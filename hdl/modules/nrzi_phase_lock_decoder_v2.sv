==> flow/design.v <==
module nrzi_phase_lock_decoder_v2 (
    input           clk_x4_i,
    input           nrzi_i,
    output          clk_o,
    output          clk_main_tick_no,
    output          data_o,
    output          valid_o,
    output          sync_o               
);
    typedef enum bit[1:0] {
        StIdle,
        StSearchForTransition,
        StSynced,
        StError
    } decoder_state_e;
    var bit [1:0] clk_div_r = 'b00;
    wire clk_main_tick_next = clk_div_r[1] | clk_div_r[0];
    var bit clk_main_tick_r;
    always_ff @(posedge clk_x4_i) begin
        clk_div_r <= clk_div_r + 'b01;
        clk_main_tick_r <= clk_main_tick_next;
    end
    assign clk_o = !clk_div_r[1];
    assign clk_main_tick_no = clk_main_tick_r;
    decoder_state_e decoder_state = StIdle;
    decoder_state_e decoder_state_next;
    var bit prev_symbol_r = 'b0;
    var bit [10:0] symbol_history_shift_r = 'b0;
    var bit [3:0] symbol_history_temp_shift_r = 'b0000;
    logic [3:0] symbol_history_temp_shift_next;
    var bit [4:0] current_zeros_count_r = 'b00000;
    logic [4:0] current_zeros_count_next;
    var bit [2:0] current_read_pos_r = 'b000;
    logic [2:0] current_read_pos_next;
    wire too_many_zeros_error = current_zeros_count_r[4];
    logic [3:0] current_read_window_q;
    reg data_r;
    logic data_next;
    always_comb begin
        unique case (current_read_pos_r)
            'b000: current_read_window_q = symbol_history_shift_r[ 3:0];
            'b001: current_read_window_q = symbol_history_shift_r[ 4:1];
            'b010: current_read_window_q = symbol_history_shift_r[ 5:2];
            'b011: current_read_window_q = symbol_history_shift_r[ 6:3];
            'b100: current_read_window_q = symbol_history_shift_r[ 7:4];
            'b101: current_read_window_q = symbol_history_shift_r[ 8:5];
            'b110: current_read_window_q = symbol_history_shift_r[ 9:6];
            'b111: current_read_window_q = symbol_history_shift_r[10:7];
        endcase
    end
    always_comb begin
        symbol_history_temp_shift_next[3:1] = symbol_history_temp_shift_r[2:0];
        symbol_history_temp_shift_next[0] = nrzi_i;
    end
    always_comb begin
        unique case (decoder_state)
            StIdle: begin
                decoder_state_next = StSearchForTransition;
                current_zeros_count_next = 'b00000;
                current_read_pos_next = 'd4;
                data_next = 'b0;
            end  
            StSearchForTransition: begin
                current_zeros_count_next = 'b00000;
                data_next = 'b0;
                unique case (current_read_window_q)
                    'b0000: begin
                        if (prev_symbol_r == 'b1) begin
                            decoder_state_next = StSynced;
                            current_read_pos_next = 'd2; 
                        end else begin
                            decoder_state_next = StSearchForTransition;
                            current_read_pos_next = current_read_pos_r;
                        end
                    end
                    'b1111: begin
                        if (prev_symbol_r == 'b0) begin
                            decoder_state_next = StSynced;
                            current_read_pos_next = 'd2;
                        end else begin
                            decoder_state_next = StSearchForTransition;
                            current_read_pos_next = current_read_pos_r;
                        end
                    end
                    'b0001: begin
                        decoder_state_next = StSynced;
                        current_read_pos_next = 'd3;
                    end
                    'b0011: begin
                        decoder_state_next = StSynced;
                        current_read_pos_next = 'd4;
                    end
                    'b0111: begin
                        decoder_state_next = StSynced;
                        current_read_pos_next = 'd5;
                    end
                    'b1110: begin
                        decoder_state_next = StSynced;
                        current_read_pos_next = 'd3;
                    end
                    'b1100: begin
                        decoder_state_next = StSynced;
                        current_read_pos_next = 'd4;
                    end
                    'b1000: begin
                        decoder_state_next = StSynced;
                        current_read_pos_next = 'd5;
                    end
                    default: begin
                        decoder_state_next = StSearchForTransition;
                        current_read_pos_next = current_read_pos_r;
                    end
                endcase
            end  
            StSynced: begin
                if (too_many_zeros_error) begin
                    decoder_state_next = StError;
                    current_zeros_count_next = 'b0;
                    current_read_pos_next = 'd4;
                    data_next = 'b0;
                end else begin
                    decoder_state_next = StSynced;
                    current_zeros_count_next = 'b00000;
                    current_read_pos_next = current_read_pos_r;
                    unique case (current_read_window_q)
                        'b0000: begin
                            data_next = 'b0;
                            current_zeros_count_next = current_zeros_count_r + 'd1;
                        end
                        'b1111: begin
                            data_next = 'b0;
                            current_zeros_count_next = current_zeros_count_r + 'd1;
                        end
                        'b0011: data_next = 'b1;
                        'b1100: data_next = 'b1;
                        'b0001: begin
                            if (current_read_pos_r == 'd0) begin
                                data_next = 'b0;
                                decoder_state_next = StError;
                            end else begin
                                data_next = 'b1;
                                current_read_pos_next = current_read_pos_next - 'd1;
                            end
                        end
                        'b1110: begin
                            if (current_read_pos_r == 'd0) begin
                                data_next = 'b0;
                                decoder_state_next = StError;
                            end else begin
                                data_next = 'b1;
                                current_read_pos_next = current_read_pos_next - 'd1;
                            end
                        end
                        'b0111: begin
                            if (current_read_pos_r == 'd7) begin
                                data_next = 'b0;
                                decoder_state_next = StError;
                            end else begin
                                data_next = 'b1;
                                current_read_pos_next = current_read_pos_next + 'd1;
                            end
                        end
                        'b1000: begin
                            if (current_read_pos_r == 'd7) begin
                                data_next = 'b0;
                                decoder_state_next = StError;
                            end else begin
                                data_next = 'b1;
                                current_read_pos_next = current_read_pos_next + 'd1;
                            end
                        end
                        'b1010: begin
                            data_next = 'b0;
                            decoder_state_next = StError;
                        end
                        'b0101: begin
                            data_next = 'b0;
                            decoder_state_next = StError;
                        end
                        'b0010: begin
                            data_next = 'b0;
                            current_zeros_count_next = current_zeros_count_r + 'd1;
                        end
                        'b1101: begin
                            data_next = 'b0;
                            current_zeros_count_next = current_zeros_count_r + 'd1;
                        end
                        'b0100: begin
                            data_next = 'b0;
                            current_zeros_count_next = current_zeros_count_r + 'd1;
                        end
                        'b1011: begin
                            data_next = 'b0;
                            current_zeros_count_next = current_zeros_count_r + 'd1;
                        end
                        default: begin
                            data_next = 'b0;
                            decoder_state_next = StError;
                        end
                    endcase
                end
            end  
            default: begin
                decoder_state_next = StIdle;
                current_zeros_count_next = 'b00000;
                current_read_pos_next = 'd4;
                data_next = 'b0;
            end
        endcase
    end
    always_ff @(posedge clk_x4_i) begin
        symbol_history_temp_shift_r <= symbol_history_temp_shift_next;
        if (!clk_main_tick_no) begin
            decoder_state <= decoder_state_next;
            prev_symbol_r <= current_read_window_q[0];
            symbol_history_shift_r[10:4] <= symbol_history_shift_r[6:0];
            symbol_history_shift_r[3:0] <= symbol_history_temp_shift_next;
            current_zeros_count_r <= current_zeros_count_next;
            current_read_pos_r <= current_read_pos_next;
            data_r <= data_next;
        end
    end
    assign data_o = data_r;
    assign valid_o = decoder_state == StSynced;
    assign sync_o = current_zeros_count_r[3];
endmodule
# --- From RTL to reports: nrzi_phase_lock_decoder_v2 ---
# The steps from the RTL of nrzi_phase_lock_decoder_v2 to its reports follow in flow order.
# Line numbers count from 1 in the design file above.
# Library cell names are shortened.
design:
  top_module: "nrzi_phase_lock_decoder_v2"
  clock_port: "clk_x4_i"
  lib: "sky130hd"
  corner: "tt_025C_1v80"

# --- After elaboration ---
# Counts by Yosys on the flattened word-level netlist (proc, flatten, opt, wreduce; memories kept). Register bits leave out memories and registers merged into their read ports (data or address). Print and check cells are left out. Cells with the same type and inputs are merged into one.
bits:
  regBits: 29
  inputBits: 2
  out_inout_bits: 5
  wordCells: 76
op_classes:
  reduce_and_logical: 13
  eq_ne: 26
  n_logic: 4
  addsub: 4
  muxes: 20
ops:
  columns: ["cell", "count"]
  rows:
  - ["4-bit case mux with 8-bit select", 1]
  - ["4-bit equality test (second input constant)", 6]
  - ["3-bit case mux with 5-bit select", 1]
  - ["3-bit 2-to-1 mux", 5]
  - ["3-bit equality test (second input constant)", 4]
  - ["6-bit OR reduction", 2]
  - ["3-bit case mux with 2-bit select", 2]
  - ["2-bit case mux with 3-bit select", 2]
  - ["2-bit OR reduction", 4]
  - ["4-bit by 2-bit equality test with 1-bit output (second input constant)", 2]
  - ["4-bit by 3-bit equality test with 1-bit output (second input constant)", 2]
  - ["4-bit inequality test (second input constant)", 2]
  - ["8-bit OR reduction", 1]
  - ["7-bit AND reduction", 1]
  - ["3-bit by 2-bit equality test with 1-bit output (second input constant)", 2]
  - ["3-bit inequality test (second input constant)", 2]
  - ["6-bit inequality test (second input constant)", 1]
  - ["1-bit case mux with 3-bit select", 2]
  - ["5-bit by 1-bit adder with 5-bit output (second input constant)", 1]
  - ["1-bit 2-to-1 mux", 5]
  - ["4-bit by 1-bit equality test with 1-bit output (second input constant)", 1]
  - ["4-bit by 3-bit inequality test with 1-bit output (second input constant)", 1]
  - ["4-bit zero test", 1]
  - ["2-bit 2-to-1 mux", 2]
  - ["1-bit NOT", 3]
  - ["3-bit by 1-bit adder with 3-bit output (second input constant)", 1]
  - ["3-bit by 1-bit subtractor with 3-bit output (second input constant)", 1]
  - ["3-bit by 1-bit equality test with 1-bit output (second input constant)", 1]
# Not listed: further kinds 8, cells in them 8.

# --- Depth ---
# Longest topological path by Yosys (ltp), each cell counted once; first at word level (registers and memories cut), then after technology mapping (sequential cells cut; the memories' decode and read muxes count).
depth:
  depth_word: 7
  ABC_AREA: 0
  mapped_depth: 12
  mapped_depth_nobuf: 10

# --- Synthesis result ---
# Source: synth_stat.txt of the flow (Yosys; design flattened, memories mapped). It holds for the ABC_AREA given above (unset counts as 0); a run with the other value may have another netlist.
synth_totals:
  ff_cells: 29
  mapped_cells: 153
  buffers: 3
  synth_area_um2: 1751.7
by_type:
  columns: ["type", "count"]
  rows:
  - ["edfxtp_1", 23]
  - ["ha_1", 13]
  - ["dfxtp_1", 6]
  - ["inv_1", 12]
  - ["nor2_1", 12]
  - ["a22o_1", 5]
  - ["nand2_1", 11]
  - ["a221o_1", 4]
  - ["a22o_2", 4]
  - ["mux2_2", 3]
  - ["a211oi_1", 4]
  - ["a221oi_1", 3]
  - ["a31o_2", 3]
  - ["nor3_1", 5]
  - ["o21ai_0", 5]
  - ["buf_6", 2]
  - ["a31oi_4", 1]
  - ["nor4_4", 1]
# Not listed: further types 28, cells in them 36.

# --- Worst setup path after synthesis ---
# Source: OpenSTA report_checks on the synthesized netlist (no wires, ideal clock, input and output delay 20% of the period each), path of least setup slack; recovery checks are left aside. Register names are those of the netlist, which keeps one name where synthesis merged equal registers.
synth_path:
  path_kind: "reg-to-reg"
  start: "register current_read_pos_r[0]"
  end: "register current_read_pos_r[0]"
  setup_time_ps: 362
  slack_ps: 847
  required_ps: 4028
  delay_ps: 3543
  arrival_time_ps: 3181
  period_ps: 4390
  driving_pins: 13
  n_path_buf: 2
  synth_period_reached_ps: 3543
# "delay_ps" is the arrival time less input delay plus setup time.
# "driving_pins": output pins that drive a net of the path, with the launching flip-flop's if there is one; two outputs of one cell count as two.
# "synth_period_reached_ps" is the clock period less the worst setup slack; recovery checks do not enter. This is arithmetic on one report: input and output delays are still those of the set period (20% each).
# Between the ends stands the longest chain of elaborated cells between them, by number of cells; it is not shown to be the way that was timed. Of several equally long chains one is given.
# Each line given opens the expression or statement behind the cell; cells for indexed reads and writes are added by Yosys, which also makes memories of some case tables.
# The path ends at the enable pin of a flip-flop; only ways to that pin are counted.
synth_between:
  path_cell_list: "edfxtp_1 ha_1 ha_1 buf_6 or4_1 buf_2 or2_4 a31o_4 clkinv_8 nor4_4 or2_1 a221o_1 a221oi_1"
  elab_chain_len: 6
  cone_cells: 27
  cone_classes: "eq/ne: 20; mux: 1; reduce/logical: 6"
synth_rtl:
  columns: ["element", "line", "rtl"]
  rows:
  - ["start, declared", 33, "var bit [2:0] current_read_pos_r = 'b000;"]
  - ["start, assigned", 219, "current_read_pos_r <= current_read_pos_next;"]
  - ["3-bit equality test", 40, "unique case (current_read_pos_r)"]
  - ["4-bit case mux with 8-bit select", 40, null]
  - ["4-bit equality test", 66, "unique case (current_read_window_q)"]
  - ["2-bit OR reduction", null, null]
  - ["4-bit inequality test", null, null]
  - ["7-bit AND reduction", null, null]
  - ["end, assigned", 219, null]
  - ["end, declared", 33, null]
# Some nets on the timed path still bear RTL names; the line given drives or declares the net.
synth_named_nets:
  columns: ["net", "line"]
  rows:
  - ["current_read_window_q[0]", 40]

# --- Worst path after layout ---
# Path of least setup slack in the final report of flow run A (OpenROAD, finished layout, wires in). Where an end is a register, its clock arrival counts in the times.
# The report prints the path's times to 10 ps; the period is as set.
layout_path:
  path_kind: "reg-to-reg"
  start: "register current_read_pos_r[0]"
  end: "register current_read_pos_r[0]"
  setup_time_ps: 320
  slack_ps: 260
  arrival_time_ps: 3620
  n_path_buf: 2
  driving_pins: 13
  period_ps: 3870
  required_ps: 3880
# Between the ends stands the longest chain of elaborated cells between them, by number of cells; it is not shown to be the way that was timed. Of several equally long chains one is given.
# The path ends at the enable pin of a flip-flop; only ways to that pin are counted.
layout_between:
  path_cell_list: "edfxtp_1 ha_4 ha_4 buf_6 or4_4 buf_6 or2_4 a31o_4 clkinv_8 nor4_4 or2_1 a221o_1 a221oi_4"
  elab_chain_len: 6
  cone_cells: 27
  cone_classes: "eq/ne: 20; mux: 1; reduce/logical: 6"
layout_rtl:
  columns: ["element", "line", "rtl"]
  rows:
  - ["start, declared", 33, "var bit [2:0] current_read_pos_r = 'b000;"]
  - ["start, assigned", 219, "current_read_pos_r <= current_read_pos_next;"]
  - ["3-bit equality test", 40, "unique case (current_read_pos_r)"]
  - ["4-bit case mux with 8-bit select", 40, null]
  - ["4-bit equality test", 66, "unique case (current_read_window_q)"]
  - ["2-bit OR reduction", null, null]
  - ["4-bit inequality test", null, null]
  - ["7-bit AND reduction", null, null]
  - ["end, assigned", 219, null]
  - ["end, declared", 33, null]
# Some nets on the timed path still bear RTL names; the line given drives or declares the net.
layout_named_nets:
  columns: ["net", "line"]
  rows:
  - ["current_read_window_q[0]", 40]

Add stored flow runs of nrzi_phase_lock_decoder_v2

Flow measurements of nrzi_phase_lock_decoder_v2 on sky130hd: 2 stored runs with different settings, listed in no order. Input and output delays are each 20% of the period that was set; the output load is 0.01 pF.
By "achievedPeriod_ps" is meant the clock period of the run minus its worst setup slack. This is arithmetic on one report: input and output delays are still those of the set period (20% each).
"worstPathTime_ps" means the part of the period allowed to the worst setup path (the constraints hold back 20% at inputs and 20% at outputs) less its slack; where the path has registers, the arrival times of their clocks count too.
"power.total_w" rests on the timing tool's default activity at the inputs, not on a simulated workload.
"worstPathTime_ps" is known to 10 ps.

--- flow run A ---
==> flow/run.sh <==
#!/bin/bash
# the make line also repeats the synthesis and layout settings of config.mk as NAME=value (left out here)
make -C /OpenROAD-flow-scripts/flow DESIGN_CONFIG=/design/flow/config.mk WORK_HOME=/design/flow/orfs CLKGATE_MAP_FILE= finish
==> flow/config.mk <==
export PLATFORM = sky130hd
export DESIGN_NAME = nrzi_phase_lock_decoder_v2
export DESIGN_NICKNAME = nrzi_phase_lock_decoder_v2
export VERILOG_FILES = /design/flow/design.v
export SDC_FILE = /design/flow/constraint.sdc
export NUM_CORES = 4
export LEC_CHECK = 0
export CAP_MARGIN = 20
export CORE_MARGIN = 2
export CORE_UTILIZATION = 67
export GPL_TIMING_DRIVEN = 0
export MAX_ROUTING_LAYER = met4
export PLACE_DENSITY = 0.42
export SETUP_SLACK_MARGIN = 0.68
export SLEW_MARGIN = 20
==> flow/constraint.sdc <==
create_clock -name core_clock -period 3.87 [get_ports {clk_x4_i}]
set_input_delay 0.7740 -clock core_clock [delete_from_list [all_inputs] [get_ports {clk_x4_i}]]
set_output_delay 0.7740 -clock core_clock [all_outputs]
set_load 0.01 [all_outputs]

==> results, as YAML <==
results:
  ys_area_um2: 1751.7
  fin_ws_ps: 258
  achievedPeriod_ps: 3612
  worstPathTime_ps: 3610
  critical_path_type: "reg-to-reg"
  setup_tns_ps: 0
  final_die_area_um2: 3039.3
  hold_worst_slack_ps: 350
  power.total_w: 0.0005134
  stdcell_area_um2: 2268.4
  util_pct: 91.6

--- flow run B ---
==> flow/run.sh <==
#!/bin/bash
# the make line also repeats the synthesis and layout settings of config.mk as NAME=value (left out here)
make -C /OpenROAD-flow-scripts/flow DESIGN_CONFIG=/design/flow/config.mk WORK_HOME=/design/flow/orfs CLKGATE_MAP_FILE= finish
==> flow/config.mk <==
export PLATFORM = sky130hd
export DESIGN_NAME = nrzi_phase_lock_decoder_v2
export DESIGN_NICKNAME = nrzi_phase_lock_decoder_v2
export VERILOG_FILES = /design/flow/design.v
export SDC_FILE = /design/flow/constraint.sdc
export NUM_CORES = 4
export LEC_CHECK = 0
export CAP_MARGIN = 20
export CORE_MARGIN = 2
export CORE_UTILIZATION = 40
export SLEW_MARGIN = 20
==> flow/constraint.sdc <==
create_clock -name core_clock -period 3.15 [get_ports {clk_x4_i}]
set_input_delay 0.6300 -clock core_clock [delete_from_list [all_inputs] [get_ports {clk_x4_i}]]
set_output_delay 0.6300 -clock core_clock [all_outputs]
set_load 0.01 [all_outputs]

==> results, as YAML <==
results:
  power.total_w: 0.000723
  ys_area_um2: 1751.7
  stdcell_area_um2: 2327.2
  util_pct: 54.2
  fin_ws_ps: -95
  final_die_area_um2: 4924.5
  setup_tns_ps: -357
  achievedPeriod_ps: 3245
  worstPathTime_ps: 3240
  critical_path_type: "reg-to-reg"
  hold_worst_slack_ps: 349
