==> flow/design.v <==
module i2s_msb_transmitter #(
    parameter CIRC_BUF_BITS=3
) (
    input                           clk_i,
    input                           ram_data_i,
    input                           resync_req_i,
    input [CIRC_BUF_BITS-1:0]       last_good_frame_idx_i,
    output [CIRC_BUF_BITS-1+8:0]    ram_read_addr_o,
    output                          i2s_running_o,
    output                          i2s_bclk_o,
    output                          i2s_lrclk_o,
    output reg                      i2s_data_ro
);
    typedef enum bit [1:0] {
        StOutputNothing,
        StOutputZeros,
        StOutputData
    } output_state_e;
    var bit [CIRC_BUF_BITS-1:0] read_frame_r = '0;
    logic [CIRC_BUF_BITS-1:0] read_frame_next;
    var bit [7:0] read_addr_lo_r = '0;
    logic [7:0] read_addr_lo_next;
    var bit [2:0] missed_frames_r = '0;
    logic [2:0] missed_frames_next;
    wire soon_next_frame = (read_addr_lo_r == 8'hff);
    wire new_frame_available = (last_good_frame_idx_i != read_frame_r);
    output_state_e output_state = StOutputNothing;
    output_state_e output_state_next;
    always_comb begin
        output_state_next = output_state;
        read_frame_next = read_frame_r;
        missed_frames_next = missed_frames_r;
        read_addr_lo_next = read_addr_lo_r + 8'b1;
        if (resync_req_i) begin
            unique case (output_state)
                StOutputNothing: begin
                    if (soon_next_frame) begin
                        if (new_frame_available) begin
                            output_state_next = StOutputData;
                            read_frame_next = last_good_frame_idx_i;
                            missed_frames_next = '0;
                        end else begin
                            output_state_next = StOutputZeros;
                        end
                    end
                end
                StOutputZeros: begin
                    if (soon_next_frame) begin
                        if (new_frame_available) begin
                            output_state_next = StOutputData;
                            read_frame_next = last_good_frame_idx_i;
                            missed_frames_next = '0;
                        end
                    end
                end
                StOutputData: begin
                    if (soon_next_frame) begin
                        if (new_frame_available) begin
                            read_frame_next = last_good_frame_idx_i;
                            missed_frames_next = '0;
                        end else begin
                            missed_frames_next = missed_frames_r + 1'b1;
                            output_state_next = (missed_frames_r >= 3'd4) ? StOutputZeros : StOutputData;
                        end
                    end
                end
                default: output_state_next = StOutputNothing;
            endcase
        end else begin
            output_state_next = StOutputNothing;
        end
    end
    always_ff @(posedge clk_i) begin
        read_frame_r <= read_frame_next;
        read_addr_lo_r <= read_addr_lo_next;
        missed_frames_r <= missed_frames_next;
        output_state <= output_state_next;
    end
    wire no_output = output_state == StOutputNothing;
    assign ram_read_addr_o[CIRC_BUF_BITS-1+8:8] = read_frame_next;
    assign ram_read_addr_o[7:0] = read_addr_lo_next;
    assign i2s_running_o = !no_output;
    assign i2s_bclk_o = !clk_i;
    assign i2s_lrclk_o = no_output ? 1'b0 : !read_addr_lo_r[5];  
    always_comb begin
        unique case (output_state)
            StOutputNothing: i2s_data_ro = 1'b0;
            StOutputZeros: i2s_data_ro = 1'b0;
            StOutputData: i2s_data_ro = ram_data_i;
            default: i2s_data_ro = 1'b0;
        endcase
    end
endmodule
### Step by step through the tools: i2s_msb_transmitter

The steps from the RTL of i2s_msb_transmitter to its reports follow in flow order.
Line numbers count from 1 in the design file above.
Operators: Yosys type, input widths -> output width; for muxes data width and select width s.
Library cell names are shortened.
The mark -- stands for no value.

* top: i2s_msb_transmitter
* clock input: clk_i
* library: sky130hd
* corner: tt_025C_1v80

### Elaborated design

Counts by Yosys on the flattened word-level netlist (proc, flatten, opt, wreduce; memories kept). Register bits leave out memories and registers merged into their read ports (data or address). Print and check cells are left out. Cells with the same type and inputs are merged into one.

* $add $sub $neg: 2
* order comparisons: 1
* eq/ne operators: 11
* mux-type cells: 19
* reductions and logical operators: 9

Operators with widths (number)
* $mux 3: 8
* $mux 2: 7
* $ne 2x2->1 const B: 5
* $reduce_and 5->1: 2
* $add 8x1->8 const B: 1
* $eq 8x8->1 const B: 1
* $pmux 3 s2: 1
* $pmux 2 s3: 1
* $ne 2x1->1 const B: 2
* $logic_not 1->1: 3
* $add 3x1->3 const B: 1
* $ge 3x3->1 const B: 1
* $ne 3x3->1: 1
* $reduce_or 3->1: 1
* $eq 2x1->1 const B: 1
* $eq 2x2->1 const B: 1
* $logic_not 2->1: 1
* $reduce_bool 2->1: 1
* $reduce_or 2->1: 1
* $mux 1: 2

* bits in registers: 16
* bits of input ports: 6
* elaborated cells: 46

### Longest topological paths

Depth = most cells in a row (Yosys ltp): at word level without a register or memory, in the mapped netlist without a sequential cell, where the memories' decode and read muxes count.

* word-level depth: 5
* ABC_AREA: 0
* depth in mapped cells: 4
* depth with buffers taken out: 4

### Synthesis result

Yosys stat after the flow's synthesis: flattened, memories mapped to cells. It holds for the ABC_AREA given above (unset counts as 0); a run with the other value may have another netlist.
Totals and module areas in this step are rounded.

Cells by type
* dfxtp_1: number 13, area in all 260.25 um^2
* edfxtp_1: number 3, area in all 90.086 um^2
* xnor2_1: number 8, area in all 70.067 um^2
* ha_1: number 3, area in all 37.536 um^2
* inv_1: number 10, area in all 37.536 um^2
* mux2_2: number 3, area in all 33.782 um^2
* a2111oi_4: number 1, area in all 27.526 um^2
* nand4_4: number 1, area in all 21.27 um^2
* nand3_1: number 4, area in all 20.019 um^2
* nor3_1: number 4, area in all 20.019 um^2
* xor2_1: number 2, area in all 17.517 um^2
* nand2b_1: number 2, area in all 12.512 um^2
* a2111o_1: number 1, area in all 11.261 um^2
* and4_2: number 1, area in all 10.01 um^2
* o2111ai_1: number 1, area in all 8.758 um^2
* o2bb2ai_1: number 1, area in all 8.758 um^2
* nor2_1: number 2, area in all 7.507 um^2
* o21a_1: number 1, area in all 7.507 um^2

Other cell types: 6; their cells: 6.

* cells in the netlist: 67
* synthesis area: 735.7 um^2
* sequential part of the area: 350.3 um^2
* mapped flip-flops: 16
* buffers: 0

Subject: i2s_msb_transmitter on sky130hd, stored results

Hello all,

i2s_msb_transmitter through Yosys and OpenROAD on sky130hd: 2 stored runs, unordered, with their settings and measured results. The constraints put input and output delay at 20% of the set period each and load the outputs with 0.01 pF.
By "power consumption" is meant OpenSTA's value without simulated activity: inputs other than the clock are taken to toggle once in ten clock periods, and the tool carries that through the logic.
Measured values are rounded.

### Record 1

==> flow/run.sh <==
#!/bin/bash
# the make line also repeats the synthesis and layout settings of config.mk as NAME=value (left out here)
make -C /OpenROAD-flow-scripts/flow DESIGN_CONFIG=/design/flow/config.mk WORK_HOME=/design/flow/orfs CLKGATE_MAP_FILE= finish
==> flow/config.mk <==
export PLATFORM = sky130hd
export DESIGN_NAME = i2s_msb_transmitter
export DESIGN_NICKNAME = i2s_msb_transmitter
export VERILOG_FILES = /design/flow/design.v
export SDC_FILE = /design/flow/constraint.sdc
export NUM_CORES = 4
export LEC_CHECK = 0
export CAP_MARGIN = 0
export CORE_MARGIN = 2
export CORE_UTILIZATION = 58
export PLACE_DENSITY_LB_ADDON = 0.13
export SETUP_SLACK_MARGIN = -0.13
export SLEW_MARGIN = 20
==> flow/constraint.sdc <==
create_clock -name core_clock -period 3.79 [get_ports {clk_i}]
set_input_delay 0.7580 -clock core_clock [delete_from_list [all_inputs] [get_ports {clk_i}]]
set_output_delay 0.7580 -clock core_clock [all_outputs]
set_load 0.01 [all_outputs]

Results of record 1:
- Worst hold slack after layout: 0.442 ns
- Power consumption: 0.0003848 W
- Area inside the die boundary: 1569 um^2
- Standard-cell area after layout: 980.9 um^2
- Netlist area reported by Yosys: 735.7 um^2
- Summed negative setup slack: 0.000 ns
- Final design utilization: 0.86
- Worst setup slack after layout: 0.244 ns

### Record 2

==> flow/run.sh <==
#!/bin/bash
# the make line also repeats the synthesis and layout settings of config.mk as NAME=value (left out here)
make -C /OpenROAD-flow-scripts/flow DESIGN_CONFIG=/design/flow/config.mk WORK_HOME=/design/flow/orfs CLKGATE_MAP_FILE= finish
==> flow/config.mk <==
export PLATFORM = sky130hd
export DESIGN_NAME = i2s_msb_transmitter
export DESIGN_NICKNAME = i2s_msb_transmitter
export VERILOG_FILES = /design/flow/design.v
export SDC_FILE = /design/flow/constraint.sdc
export NUM_CORES = 4
export LEC_CHECK = 0
export CAP_MARGIN = 20
export CORE_MARGIN = 5
export CORE_UTILIZATION = 61
export MAX_ROUTING_LAYER = met4
export PLACE_DENSITY_LB_ADDON = 0.09
export SLEW_MARGIN = 20
==> flow/constraint.sdc <==
create_clock -name core_clock -period 2.03 [get_ports {clk_i}]
set_input_delay 0.4060 -clock core_clock [delete_from_list [all_inputs] [get_ports {clk_i}]]
set_output_delay 0.4060 -clock core_clock [all_outputs]
set_load 0.01 [all_outputs]

Outcome of record 2: not finished: clock tree synthesis ended with error DPL-0038

Thanks
